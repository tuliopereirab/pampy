==> flow/design.v <==
module BLOCK_ULA_OPS #(
    parameter DATA_WIDTH = 8,
    parameter ADDR_WIDTH = 12,
    parameter ULA_WIDTH = 24
    ) (
        input clk,
        input [(ADDR_WIDTH-1):0] MUX_REG1_IN,                    
        input [(DATA_WIDTH-1):0] REG1_IN,
        input [(DATA_WIDTH-1):0] MUX_REG2_IN_0,  
        input [(ADDR_WIDTH-1):0] MUX_REG2_IN_1,  
        input [(ADDR_WIDTH-1):0] MUX_REG2_IN_2,  
        input [(DATA_WIDTH-1):0] REG2_IN,
        output wire [(ULA_WIDTH-1):0] ULA_OUT,
        output reg REG_COMP_OUT,
        output reg REG_OVERFLOW_OUT,
        input SEL_MUX1,
        input [1:0] SEL_MUX2,
        input CTRL_REG_OP1, CTRL_REG_OP2,
        input CTRL_REG_OVERFLOW, CTRL_REG_COMP,
        input [3:0] SEL_ULA
    );
reg [(DATA_WIDTH-1):0] REG1_OUT, REG2_OUT;
wire [(ULA_WIDTH-1):0] MUX1_OUT, MUX2_OUT;
wire [(ULA_WIDTH-1):0] ULA_IN_1, ULA_IN_2;
wire ULA_COMP_OUT, ULA_OVERFLOW_OUT;
wire [(ULA_WIDTH-1):0] ULA_MATH_ADD, ULA_MATH_SUB, ULA_MATH_MULT, ULA_MATH_DIV;
wire [(ULA_WIDTH-1):0] ULA_DATA1, ULA_DATA2;
wire [(ULA_WIDTH-1):0] ULA_MATH_PLUS1, ULA_MATH_LESS1, ULA_MATH_PLUS2;
wire ULA_COMP_EQUAL, ULA_COMP_BIGGER, ULA_COMP_SMALLER;
wire [(ULA_WIDTH-1):0] ULA_LOGIC_NOT, ULA_LOGIC_AND, ULA_LOGIC_OR, ULA_LOGIC_XOR;
    always @ (posedge clk)  
    begin
        if(CTRL_REG_OP1)
            REG1_OUT <= REG1_IN;
    end
    always @ (posedge clk)  
    begin
        if(CTRL_REG_OP2)
            REG2_OUT <= REG1_IN;
    end
    always @ (posedge clk)   
    begin
        if(CTRL_REG_COMP)
            REG_COMP_OUT <= ULA_COMP_OUT;
    end
    always @ (posedge clk)  
    begin
        if(CTRL_REG_OVERFLOW)
            REG_OVERFLOW_OUT <= ULA_OVERFLOW_OUT;
    end
    assign ULA_MATH_ADD = ULA_IN_2 + ULA_IN_1;
    assign ULA_MATH_SUB = ULA_IN_2 - ULA_IN_1;
    assign ULA_MATH_MULT = ULA_IN_2 * ULA_IN_1;
    assign ULA_MATH_DIV = {ULA_WIDTH{1'b0}};
    assign ULA_DATA1 = ULA_IN_1;
    assign ULA_DATA2 = ULA_IN_2;
    assign ULA_MATH_PLUS1 = ULA_IN_2 + {ULA_WIDTH{1'b1}};
    assign ULA_MATH_LESS1 = ULA_IN_2 - {ULA_WIDTH{1'b1}};
    assign ULA_MATH_PLUS2 = ULA_IN_2 + {ULA_WIDTH/2{2'b10}};
    assign ULA_COMP_EQUAL = (ULA_IN_2 == ULA_IN_1) ? 1'b1 :
                            1'b0;
    assign ULA_COMP_BIGGER = (ULA_IN_2 > ULA_IN_1) ? 1'b1 :
                             1'b0;
    assign ULA_COMP_SMALLER = (ULA_IN_2 < ULA_IN_1) ? 1'b1 :
                              1'b0;
    assign ULA_LOGIC_NOT = ~ULA_IN_1;
    assign ULA_LOGIC_AND = ULA_IN_2 & ULA_IN_1;
    assign ULA_LOGIC_OR = ULA_IN_2 | ULA_IN_1;
    assign ULA_LOGIC_XOR = ULA_IN_2 ^ ULA_IN_1;
    assign ULA_OUT = (SEL_ULA == 4'b0000) ? ULA_MATH_ADD :
                     (SEL_ULA == 4'b0001) ? ULA_MATH_SUB :
                     (SEL_ULA == 4'b0010) ? ULA_MATH_MULT :
                     (SEL_ULA == 4'b0011) ? ULA_MATH_DIV :
                     (SEL_ULA == 4'b0100) ? ULA_DATA1 :
                     (SEL_ULA == 4'b0101) ? ULA_DATA2 :
                     (SEL_ULA == 4'b0110) ? ULA_MATH_PLUS1 :
                     (SEL_ULA == 4'b0111) ? ULA_MATH_LESS1 :
                     (SEL_ULA == 4'b1000) ? ULA_MATH_PLUS2 :
                     (SEL_ULA == 4'b1100) ? ULA_LOGIC_NOT :
                     (SEL_ULA == 4'b1101) ? ULA_LOGIC_AND :
                     (SEL_ULA == 4'b1110) ? ULA_LOGIC_OR :
                     (SEL_ULA == 4'b1111) ? ULA_LOGIC_XOR :
                     {ULA_WIDTH{1'b0}};
    assign ULA_COMP_OUT = (SEL_ULA == 4'b1001) ? ULA_COMP_EQUAL :
                          (SEL_ULA == 4'b1010) ? ULA_COMP_SMALLER :
                          (SEL_ULA == 4'b1011) ? ULA_COMP_BIGGER :
                          1'b0;
    assign ULA_OVERFLOW_OUT = ((SEL_ULA == 4'b0000) && (ULA_MATH_ADD > 255)) ? 1'b1 :
                              ((SEL_ULA == 4'b0001) && (ULA_MATH_SUB < 0)) ? 1'b1 :
                              ((SEL_ULA == 4'b0010) && (ULA_MATH_MULT > 255)) ? 1'b1 :
                              1'b0;
    assign MUX1_OUT = (SEL_MUX1 == 2'b00) ? {ULA_WIDTH{1'b0}} :
                      (SEL_MUX1 == 2'b01) ? {ULA_WIDTH{1'b1}} :
                      (SEL_MUX1 == 2'b10) ? MUX_REG1_IN :    
                      (SEL_MUX1 == 2'b11) ? REG1_OUT :       
                      {ULA_WIDTH{1'b0}};
    assign MUX2_OUT = (SEL_MUX2 == 2'b00) ? MUX_REG2_IN_2 :    
                      (SEL_MUX2 == 2'b01) ? MUX_REG2_IN_1 :
                      (SEL_MUX2 == 2'b10) ? MUX_REG2_IN_0 :
                      (SEL_MUX2 == 2'b11) ? REG2_OUT :       
                      {ULA_WIDTH{1'b0}};
    assign ULA_IN_1 = MUX1_OUT;
    assign ULA_IN_2 = MUX2_OUT;
endmodule
# Reports on BLOCK_ULA_OPS
# Tool output for the design above, in the order of the flow.
# Lines are those of the file above, counted from 1.
# Library cell names are shortened.
inputs:
  top: "BLOCK_ULA_OPS"
  clk_port: "clk"
  library: "sky130hd"
  pvt_corner: "tt_025C_1v80"

# After elaboration
# Yosys after proc, flatten, opt, wreduce and memory -nomap, before mapping. Enables and synchronous resets that opt folds into registers are not counted as muxes. Memory bits, and registers merged into a memory's read port (data or address), are not among the register bits. Print and check cells are not counted. Equal cells are merged and count once.
op_classes:
  eq_ne: 19
  muxes: 25
  n_cmp: 5
  n_mul: 1
  add_sub_neg: 5
  bitwise: 4
  n_reduce_logical: 6
op_table:
  columns: ["operator", "count"]
  rows:
  - ["multiplier 24 x 24 -> 24 bit", 1]
  - ["2-to-1 mux 24 bit", 14]
  - ["adder 24 bit (second input constant)", 2]
  - ["greater-than comparator 24 x 8 -> 1 bit (second input constant)", 2]
  - ["equality test 4 bit (second input constant)", 8]
  - ["< comparator 24 x 1 -> 1 bit (second input constant)", 1]
  - ["adder 24 bit", 1]
  - ["subtractor 24 bit", 1]
  - ["subtractor 24 bit (second input constant)", 1]
  - ["greater-than comparator 24 bit", 1]
  - ["< comparator 24 bit", 1]
  - ["equality test 24 bit", 1]
  - ["bitwise AND 24 bit", 1]
  - ["OR 24 bit", 1]
  - ["bitwise XOR 24 bit", 1]
  - ["inverter 24 bit", 1]
  - ["2-to-1 mux 12 bit", 2]
  - ["equality test 4 x 3 -> 1 bit (second input constant)", 4]
  - ["2-to-1 mux 8 bit", 2]
  - ["equality test 4 x 2 -> 1 bit (second input constant)", 2]
  - ["2-to-1 mux 1 bit", 7]
  - ["equality test 2 bit (second input constant)", 2]
  - ["equality test 4 x 1 -> 1 bit (second input constant)", 1]
  - ["zero test 4 bit", 1]
  - ["logical AND 1 bit", 3]
  - ["equality test 2 x 1 -> 1 bit (second input constant)", 1]
  - ["zero test 2 bit", 1]
  - ["OR reduction 2 bit", 1]
bits:
  ff_bits: 10
  input_bits: 72

# Logic depth
# Yosys ltp: most cells in a row. Word level: on the elaborated netlist, between registers, memories and ports. Mapped: between sequential cells and ports; inverters and the memories' decode and read muxes count.
depth:
  depth_word: 19
  ABC_AREA: 0
  mapped_depth: 27

# After synthesis
# The flow's flattened synthesis, as Yosys stat reports it; memories are mapped. The netlist is that of the ABC_AREA named above (0 if unset); the other value can give another one.
# The area totals of this step are shown rounded.
by_type:
  columns: ["cell_type", "count"]
  rows:
  - ["ha_1", 86]
  - ["fa_1", 31]
  - ["a21oi_1", 74]
  - ["inv_1", 93]
  - ["edfxtp_1", 10]
  - ["xnor2_1", 27]
  - ["nor2_1", 60]
  - ["o21ai_0", 43]
  - ["mux4_2", 7]
  - ["nand2_1", 39]
  - ["clkbuf_1", 32]
  - ["nor3_1", 23]
  - ["xor2_1", 13]
  - ["mux2_2", 10]
  - ["a211oi_1", 14]
  - ["mux2i_1", 10]
  - ["a21o_1", 12]
  - ["o211ai_1", 11]
# Not listed: further types 58, cells in them 199.
synth_totals:
  area_um2: 6110
  flip_flops: 10
  buffers: 45
  cell_count: 794
  sequential_area_um2: 300

# Path before layout
# OpenSTA on the mapped netlist: ideal clock, no wires. The path of least setup slack (recovery checks aside). Input and output delay are each 20% of the period. Register names are those of the netlist, which keeps one name where synthesis merged equal registers.
synth_timing:
  kind: "input to output"
  start: "input port SEL_MUX2[0]"
  end: "output port ULA_OUT[15]"
  out_delay_ns: 2.960
  driving_pins: 25
  slack_ns: 2.824
  arrival_time_ns: 9.016
  n_path_buf: 4
  delay_ns: 6.056
  required_time_ns: 11.840
  period_ns: 14.8
  period_less_setup_slack_ns: 11.976
# "delay_ns" is the arrival time less input delay plus setup time.
# At an output port there is no setup time.
# "driving_pins": output pins that drive a net of the path, with the launching flip-flop's if there is one; two outputs of one cell count as two.
# "period_less_setup_slack_ns" is the clock period less the worst setup slack; recovery checks do not enter. This is arithmetic on one report: input and output delays are still those of the set period (20% each).
# The rows between start and end are the longest chain of elaborated cells between them; the timing report does not say that the signal goes this way. Where chains are equally long, one stands for them.
# A line is the first line of the expression or statement that the cell stems from. Yosys adds cells for indexed reads and writes and turns some case tables into memories.
synth_between:
  path_cell_list: "buf_6 buf_6 mux4_2 clkbuf_1 ha_1 clkbuf_1 inv_1 fa_1 inv_1 ha_1 xor2_1 inv_1 fa_1 inv_1 ha_1 xor2_1 fa_1 inv_1 ha_1 or3_1 a211oi_1 nor3b_1 o21a_1 o21a_1 o311ai_0"
  elab_chain_cells: 15
  cone_cells: 23
  lines_between: 19
  classes_between: "5 x add/sub; 1 x mul; 3 x eq/ne; 13 x mux; 1 x reduce/logical"
synth_rtl:
  columns: ["item", "line", "source"]
  rows:
  - ["from (decl)", 17, "input [1:0] SEL_MUX2,"]
  - ["equality test 2 bit", 100, "(SEL_MUX2 == 2'b11) ? REG2_OUT :"]
  - ["2-to-1 mux 8 bit", 100, null]
  - ["2-to-1 mux 8 bit", 99, "(SEL_MUX2 == 2'b10) ? MUX_REG2_IN_0 :"]
  - ["2-to-1 mux 12 bit", 98, "(SEL_MUX2 == 2'b01) ? MUX_REG2_IN_1 :"]
  - ["2-to-1 mux 12 bit", 97, "assign MUX2_OUT = (SEL_MUX2 == 2'b00) ? MUX_REG2_IN_2 :"]
  - ["adder 24 bit", 59, "assign ULA_MATH_PLUS2 = ULA_IN_2 + {ULA_WIDTH/2{2'b10}};"]
  - ["2-to-1 mux 24 bit", 78, "(SEL_ULA == 4'b1000) ? ULA_MATH_PLUS2 :"]
  - ["2-to-1 mux 24 bit", 77, "(SEL_ULA == 4'b0111) ? ULA_MATH_LESS1 :"]
  - ["2-to-1 mux 24 bit", 76, "(SEL_ULA == 4'b0110) ? ULA_MATH_PLUS1 :"]
  - ["2-to-1 mux 24 bit", 75, "(SEL_ULA == 4'b0101) ? ULA_DATA2 :"]
  - ["2-to-1 mux 24 bit", 74, "(SEL_ULA == 4'b0100) ? ULA_DATA1 :"]
  - ["2-to-1 mux 24 bit", 73, "(SEL_ULA == 4'b0011) ? ULA_MATH_DIV :"]
  - ["2-to-1 mux 24 bit", 72, "(SEL_ULA == 4'b0010) ? ULA_MATH_MULT :"]
  - ["2-to-1 mux 24 bit", 71, "(SEL_ULA == 4'b0001) ? ULA_MATH_SUB :"]
  - ["2-to-1 mux 24 bit", 70, "assign ULA_OUT = (SEL_ULA == 4'b0000) ? ULA_MATH_ADD :"]
  - ["to (decl)", 13, "output wire [(ULA_WIDTH-1):0] ULA_OUT,"]

# Path in the finished layout
# From the final timing report of flow run 1: the path of least setup slack in the routed layout; clock arrival at registers is part of the times.
layout_timing:
  kind: "input to output"
  start: "input port SEL_MUX2[1]"
  end: "output port ULA_OUT[16]"
  required_time_ns: 10.32
  driving_pins: 22
  period_ns: 12.9
  arrival_time_ns: 9.85
  n_path_buf: 3
  slack_ns: 0.47
  out_delay_ns: 2.58
# The rows between start and end are the longest chain of elaborated cells between them; the timing report does not say that the signal goes this way. Where chains are equally long, one stands for them.
layout_between:
  path_cell_list: "clkdlybuf4s50_1 mux4_2 ha_1 inv_1 fa_1 inv_1 fa_1 inv_1 fa_1 fa_1 inv_1 ha_1 o21a_1 a2111oi_0 buf_4 o311ai_0 nand2b_1 a21oi_1 xor2_1 nor2_1 o311a_1 clkdlybuf4s50_1"
  elab_chain_cells: 15
  cone_cells: 23
  lines_between: 19
  classes_between: "5 x add/sub; 1 x mul; 3 x eq/ne; 13 x mux; 1 x reduce/logical"
layout_rtl:
  columns: ["item", "line", "source"]
  rows:
  - ["from (decl)", 17, "input [1:0] SEL_MUX2,"]
  - ["equality test 2 bit", 100, "(SEL_MUX2 == 2'b11) ? REG2_OUT :"]
  - ["2-to-1 mux 8 bit", 100, null]
  - ["2-to-1 mux 8 bit", 99, "(SEL_MUX2 == 2'b10) ? MUX_REG2_IN_0 :"]
  - ["2-to-1 mux 12 bit", 98, "(SEL_MUX2 == 2'b01) ? MUX_REG2_IN_1 :"]
  - ["2-to-1 mux 12 bit", 97, "assign MUX2_OUT = (SEL_MUX2 == 2'b00) ? MUX_REG2_IN_2 :"]
  - ["adder 24 bit", 59, "assign ULA_MATH_PLUS2 = ULA_IN_2 + {ULA_WIDTH/2{2'b10}};"]
  - ["2-to-1 mux 24 bit", 78, "(SEL_ULA == 4'b1000) ? ULA_MATH_PLUS2 :"]
  - ["2-to-1 mux 24 bit", 77, "(SEL_ULA == 4'b0111) ? ULA_MATH_LESS1 :"]
  - ["2-to-1 mux 24 bit", 76, "(SEL_ULA == 4'b0110) ? ULA_MATH_PLUS1 :"]
  - ["2-to-1 mux 24 bit", 75, "(SEL_ULA == 4'b0101) ? ULA_DATA2 :"]
  - ["2-to-1 mux 24 bit", 74, "(SEL_ULA == 4'b0100) ? ULA_DATA1 :"]
  - ["2-to-1 mux 24 bit", 73, "(SEL_ULA == 4'b0011) ? ULA_MATH_DIV :"]
  - ["2-to-1 mux 24 bit", 72, "(SEL_ULA == 4'b0010) ? ULA_MATH_MULT :"]
  - ["2-to-1 mux 24 bit", 71, "(SEL_ULA == 4'b0001) ? ULA_MATH_SUB :"]
  - ["2-to-1 mux 24 bit", 70, "assign ULA_OUT = (SEL_ULA == 4'b0000) ? ULA_MATH_ADD :"]
  - ["to (decl)", 13, "output wire [(ULA_WIDTH-1):0] ULA_OUT,"]

# Module BLOCK_ULA_OPS, platform sky130hd: 2 stored runs of the flow (Yosys, OpenROAD) with differing settings, in no particular order. Input and output delays are each 20% of the period that was set; the output load is 0.01 pF.
# "timing.achieved_period_ns" means the clock period less the worst setup slack. The figure is calculated, with input and output delays left at 20% of the set period.
# "worst_path_ns" = time allowed to the worst setup path (clock period - input delay - output delay, where it has them) - its slack; a late launch clock adds to it, a late capture clock takes from it.
# "final_power_mw": no workload was simulated; the value follows from the tool's default switching activity.
# The results are shown rounded.
runs:
  - name: "flow run 1"
    settings:
      period_ns: 12.9
      CORE_UTILIZATION: 41
      PLACE_DENSITY_LB_ADDON: 0.07
      CORE_ASPECT_RATIO: 0.62
      CTS_CLUSTER_SIZE: 43
      CTS_CLUSTER_DIAMETER: 29
      MAX_ROUTING_LAYER: "met4"
      CAP_MARGIN: 20
      CORE_MARGIN: 2
      SLEW_MARGIN: 20
    results:
      synth_chip_area_um2: 6110
      ws_hold_ns: 1.48
      worst_path_ns: 7.27
      timing.worst_path_kind: "input to output"
      timing.setup.ws_ns: 0.467
      finalUtil_frac: 0.491
      timing.achieved_period_ns: 12.433
      design_die_area_um2: 15900
      setupTns_ns: 0.000
      final_power_mw: 1.57
  - name: "flow run 2"
    settings:
      period_ns: 6.33
      CORE_UTILIZATION: 72
      SETUP_SLACK_MARGIN: 0.55
      PLACE_DENSITY: 0.44
      CORE_ASPECT_RATIO: 0.65
      CELL_PAD_IN_SITES_DETAIL_PLACEMENT: 0
      TNS_END_PERCENT: 5
      ABC_AREA: 1
      GPL_TIMING_DRIVEN: 0
      CTS_CLUSTER_SIZE: 36
      CAP_MARGIN: 10
      MAX_ROUTING_LAYER: "met4"
      CORE_MARGIN: 2
      SLEW_MARGIN: 20
    outcome: "stopped before the end: clock tree synthesis reported DPL-0033"
