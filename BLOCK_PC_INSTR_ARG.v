==> flow/design.v <==
module BLOCK_PC_INSTR_ARG #(
    parameter DATA_WIDTH = 8,
    parameter ADDR_WIDTH = 12,
    parameter ULA_WIDTH = 24,
    parameter INSTRUCTION_WIDTH = 16
    )(
        input clk,
        input [(ULA_WIDTH-1):0] MUX_IN_0,        
        input [(ADDR_WIDTH-1):0] MUX_IN_1,       
        output reg [(DATA_WIDTH-1):0] REG_ARG_OUT,
        output reg [(DATA_WIDTH-1):0] REG_INSTR_OUT,
        output reg [(ADDR_WIDTH-1):0] REG_JUMP_OUT,
        output reg [(ADDR_WIDTH-1):0] REG_PC_OUT,
        input CTRL_REG_ARG, CTRL_REG_INSTR, CTRL_REG_JUMP, CTRL_REG_PC, SEL_MUX
    );
    wire [(INSTRUCTION_WIDTH+DATA_WIDTH-1):0] CONCATENATE_REG_ARG_MEM_FULL;
    wire [(ADDR_WIDTH-1):0] MUX_OUT;
    wire [(DATA_WIDTH-1):0] MEM_ARG_OUT, MEM_INSTR_OUT;
    wire [(INSTRUCTION_WIDTH-1):0] MEM_FULL_OUT;
    always @ (posedge clk)
    begin
        if(CTRL_REG_ARG)         
            REG_ARG_OUT <= MEM_ARG_OUT;
    end
    always @ (posedge clk)       
    begin
        if(CTRL_REG_INSTR)
            REG_INSTR_OUT <= MEM_INSTR_OUT;
    end
    assign CONCATENATE_REG_ARG_MEM_FULL = {REG_ARG_OUT, MEM_FULL_OUT};
    always @ (posedge clk)       
    begin
        if(CTRL_REG_JUMP)
            REG_JUMP_OUT <= CONCATENATE_REG_ARG_MEM_FULL[(ADDR_WIDTH-1):0];
    end
    always @ (posedge clk)       
    begin
        if(CTRL_REG_PC)
            REG_PC_OUT <= MUX_OUT;
    end
    assign MUX_OUT = (SEL_MUX == 1'b0) ? MUX_IN_0[(ADDR_WIDTH-1):0] :
                     MUX_IN_1;
    INSTRUCTION_MEMORY #(
        .DATA_WIDTH_MEM (DATA_WIDTH),
        .INSTRUCTION_WIDTH_MEM (INSTRUCTION_WIDTH),
        .ADDR_WIDTH_MEM (ADDR_WIDTH)
        ) memInstr (
            .addr (REG_PC_OUT),
            .clk_mem (clk),
            .DATA_FULL_OUT (MEM_FULL_OUT),
            .DATA_INSTR_OUT (MEM_INSTR_OUT),
            .DATA_ARG_OUT (MEM_ARG_OUT)
        );
endmodule
module INSTRUCTION_MEMORY
#(parameter DATA_WIDTH_MEM=8, parameter INSTRUCTION_WIDTH_MEM=16, parameter ADDR_WIDTH_MEM=12)
(
	input [(ADDR_WIDTH_MEM-1):0] addr,
	input clk_mem,
	output wire [(INSTRUCTION_WIDTH_MEM-1):0] DATA_FULL_OUT,
	output wire [(DATA_WIDTH_MEM-1):0] DATA_ARG_OUT, DATA_INSTR_OUT
);
	reg [(INSTRUCTION_WIDTH_MEM-1):0] DATA_TEMP;
	reg [INSTRUCTION_WIDTH_MEM-1:0] rom[2**ADDR_WIDTH_MEM-1:0];
	initial
	begin
	end
	always @ (posedge clk_mem)
	begin
		DATA_TEMP <= rom[addr];
	end
	assign DATA_FULL_OUT = DATA_TEMP;
	assign DATA_INSTR_OUT = DATA_TEMP[(DATA_WIDTH_MEM-1):0];
	assign DATA_ARG_OUT = DATA_TEMP[(INSTRUCTION_WIDTH_MEM-1):DATA_WIDTH_MEM];
endmodule
From RTL to reports: BLOCK_PC_INSTR_ARG --
What the tools print for BLOCK_PC_INSTR_ARG, step after step. Lines are those of the file above, counted from 1. Cell names lack the library's common part. A cell with n/a has no value.
Design: design top BLOCK_PC_INSTR_ARG, clock input clk, standard-cell library sky130hd, library corner tt_025C_1v80

Word level --
Yosys after proc, flatten, opt, wreduce and memory -nomap, before mapping. Enables and synchronous resets that opt folds into registers are not counted as muxes. Memory bits, and registers merged into a memory's read port (data or address), are not among the register bits. Print and check cells are not counted. Equal cells are merged and count once.
Storage and ports: bits in registers 56, input bits 42, output and inout port bits 40, elaborated cells 6
Cells by class: mux-type cells 1
Operators with widths (count):
- 2-to-1 mux 12 bit | 1

Depth --
Depth = most cells in a row (Yosys ltp): at word level without a register or memory, in the mapped netlist without a sequential cell, where the memories' decode and read muxes count.
Logic depth: depth in word-level cells 1, ABC_AREA 0, gate-level depth with buffers 2, gate-level depth less buffers 1

After synthesis --
The flow's flattened synthesis, as Yosys stat reports it; memories are mapped. The netlist is that of the ABC_AREA named above (0 if unset); the other value can give another one. Totals and module areas in this step are rounded.
Cells by type:
- edfxtp_1 | count 12, total area 360.346 um^2
- buf_4 | count 28, total area 210.202 um^2
- mux2_4 | count 10, total area 150.144 um^2
- mux2_2 | count 2, total area 22.522 um^2
- buf_6 | count 1, total area 11.261 um^2
- conb_1 | count 1, total area 3.754 um^2
Synthesis totals: mapped cells 54, chip area (Yosys) 758 um^2, sequential part of the area 360 um^2, flip-flops 12, buffers 29
By module: a second synthesis without flattening, with its own total; a netlist apart from the flattened one above.
Second synthesis, totals: cell total of the unflattened synthesis 86, area total of the unflattened synthesis 1630 um^2
Each row is one instance without its submodules.
Modules:
- BLOCK_PC_INSTR_ARG | times used 1, cells 53, area 1390 um^2, seq. area 1200 um^2
- INSTRUCTION_MEMORY | times used 1, cells 33, area 244 um^2, seq. area 0.0 um^2

Timing after synthesis --
OpenSTA on the mapped netlist: ideal clock, no wires. The path of least setup slack (recovery checks aside). Input and output delay are each 20% of the period. Register names are those of the netlist, which keeps one name where synthesis merged equal registers.
Path post-synthesis: kind in2reg, start in SEL_MUX, end reg REG_PC_OUT[0], period 811 ps, input delay 162 ps, setup time 260 ps, launch time at the first pin 162 ps, arrival 598 ps, required time 551 ps, setup slack -47 ps, delay of the path 696 ps, stages 2, path buffers 1, synthesis period reached 858 ps
"delay of the path" = arrival - input delay + setup time. "stages" counts driving pins, that of a launching flip-flop among them; a cell with two outputs on the path counts twice. "synthesis period reached" is the clock period less the worst setup slack; recovery checks do not enter. This is arithmetic on one report: input and output delays are still those of the set period (20% each). The rows between start and end are the longest chain of elaborated cells between them; the timing report does not say that the signal goes this way. Where chains are equally long, one stands for them. A line is the first line of the expression or statement that the cell stems from. Yosys adds cells for indexed reads and writes and turns some case tables into memories.
Between the ends, post-synthesis: path through buf_6 -> mux2_4, length of the longest elaborated chain 1, elaborated cells between the ends (all ways) 1, source lines of those cells 1, classes of those cells mux (1)
Ends and longest elaborated chain, post-synthesis:
- start, declared | line 14 | input CTRL_REG_ARG, CTRL_REG_INSTR, CTRL_REG_JUMP, CTRL_REG_PC, SEL_MUX
- 2-to-1 mux 12 bit | line 41 | assign MUX_OUT = (SEL_MUX == 1'b0) ? MUX_IN_0[(ADDR_WIDTH-1):0] :
- end, assigned | line 39 | REG_PC_OUT <= MUX_OUT;
- end, declared | line 13 | output reg [(ADDR_WIDTH-1):0] REG_PC_OUT,

Worst path after layout --
From the final timing report of stored run 1: the path of least setup slack in the routed layout; clock arrival at registers is part of the times. The path's times are printed in steps of 10 ps; the period is the one set.
Path after layout: kind reg2out, start reg REG_PC_OUT[7], end out REG_PC_OUT[7], period 585 ps, external output delay 120 ps, launch time at the first pin 270 ps, arrival 780 ps, required time 470 ps, setup slack -320 ps, stages 2, path buffers 1
Between the ends, after layout: path through edfxtp_1 -> buf_2, length of the longest elaborated chain 0, elaborated cells between the ends (all ways) 0, source lines of those cells 0
Ends and longest elaborated chain, after layout:
- start, declared | line 13 | output reg [(ADDR_WIDTH-1):0] REG_PC_OUT,
- start, assigned | line 39 | REG_PC_OUT <= MUX_OUT;
- end, declared | line 13

==> runs of BLOCK_PC_INSTR_ARG <==
Measured results for BLOCK_PC_INSTR_ARG: 2 stored runs of the Yosys and OpenROAD flow on sky130hd. The settings differ; the order carries no meaning. The constraints put input and output delay at 20% of the set period each and load the outputs with 0.01 pF.
"achieved period" = clock period - worst setup slack. The figure is calculated, with input and output delays left at 20% of the set period.
"worst path time": the worst setup path's part of the clock period (all of it between registers, 20% less for each end at a port) less its slack. A launch clock that arrives late makes it longer, a capture clock that arrives late makes it shorter.
By "power" is meant OpenSTA's value without simulated activity: inputs other than the clock are taken to toggle once in ten clock periods, and the tool carries that through the logic.
"worst path time" is given in steps of 10 ps.
The measured numbers are rounded.

[stored run 1] flow files
==> flow/run.sh <==
#!/bin/bash
# the make line also repeats the synthesis and layout settings of config.mk as NAME=value (left out here)
make -C /OpenROAD-flow-scripts/flow DESIGN_CONFIG=/design/flow/config.mk WORK_HOME=/design/flow/orfs CLKGATE_MAP_FILE= finish
==> flow/config.mk <==
export PLATFORM = sky130hd
export DESIGN_NAME = BLOCK_PC_INSTR_ARG
export DESIGN_NICKNAME = BLOCK_PC_INSTR_ARG
export VERILOG_FILES = /design/flow/design.v
export SDC_FILE = /design/flow/constraint.sdc
export NUM_CORES = 4
export LEC_CHECK = 0
export CAP_MARGIN = 20
export CORE_MARGIN = 2
export CORE_UTILIZATION = 44
export GPL_ROUTABILITY_DRIVEN = 1
export PLACE_DENSITY_LB_ADDON = 0.11
export SLEW_MARGIN = 5
==> flow/constraint.sdc <==
create_clock -name core_clock -period 0.585 [get_ports {clk}]
set_input_delay 0.1170 -clock core_clock [delete_from_list [all_inputs] [get_ports {clk}]]
set_output_delay 0.1170 -clock core_clock [all_outputs]
set_load 0.01 [all_outputs]

[stored run 1] result: full die area 2070 um^2; power 2.08 mW; worst hold slack after layout 264 ps; achieved period 902 ps; netlist area reported by Yosys 758 um^2; worst setup slack after layout -317 ps; standard-cell area after routing 1050 um^2; utilization in the final report 0.675; final setup TNS -4070 ps; worst path time 780 ps; critical path type reg2out

[stored run 2] flow files
==> flow/run.sh <==
#!/bin/bash
# the make line also repeats the synthesis and layout settings of config.mk as NAME=value (left out here)
make -C /OpenROAD-flow-scripts/flow DESIGN_CONFIG=/design/flow/config.mk WORK_HOME=/design/flow/orfs CLKGATE_MAP_FILE= finish
==> flow/config.mk <==
export PLATFORM = sky130hd
export DESIGN_NAME = BLOCK_PC_INSTR_ARG
export DESIGN_NICKNAME = BLOCK_PC_INSTR_ARG
export VERILOG_FILES = /design/flow/design.v
export SDC_FILE = /design/flow/constraint.sdc
export NUM_CORES = 4
export LEC_CHECK = 0
export ABC_AREA = 0
export CAP_MARGIN = 20
export CELL_PAD_IN_SITES_DETAIL_PLACEMENT = 1
export CELL_PAD_IN_SITES_GLOBAL_PLACEMENT = 2
export CORE_ASPECT_RATIO = 0.68
export CORE_MARGIN = 2
export CORE_UTILIZATION = 70
export HOLD_SLACK_MARGIN = 0.01
export MAX_ROUTING_LAYER = met5
export SETUP_SLACK_MARGIN = -0.12
export SLEW_MARGIN = 20
==> flow/constraint.sdc <==
create_clock -name core_clock -period 1.59 [get_ports {clk}]
set_input_delay 0.3180 -clock core_clock [delete_from_list [all_inputs] [get_ports {clk}]]
set_output_delay 0.3180 -clock core_clock [all_outputs]
set_load 0.01 [all_outputs]

[stored run 2] result: unfinished; error PDN-0185 in floorplanning
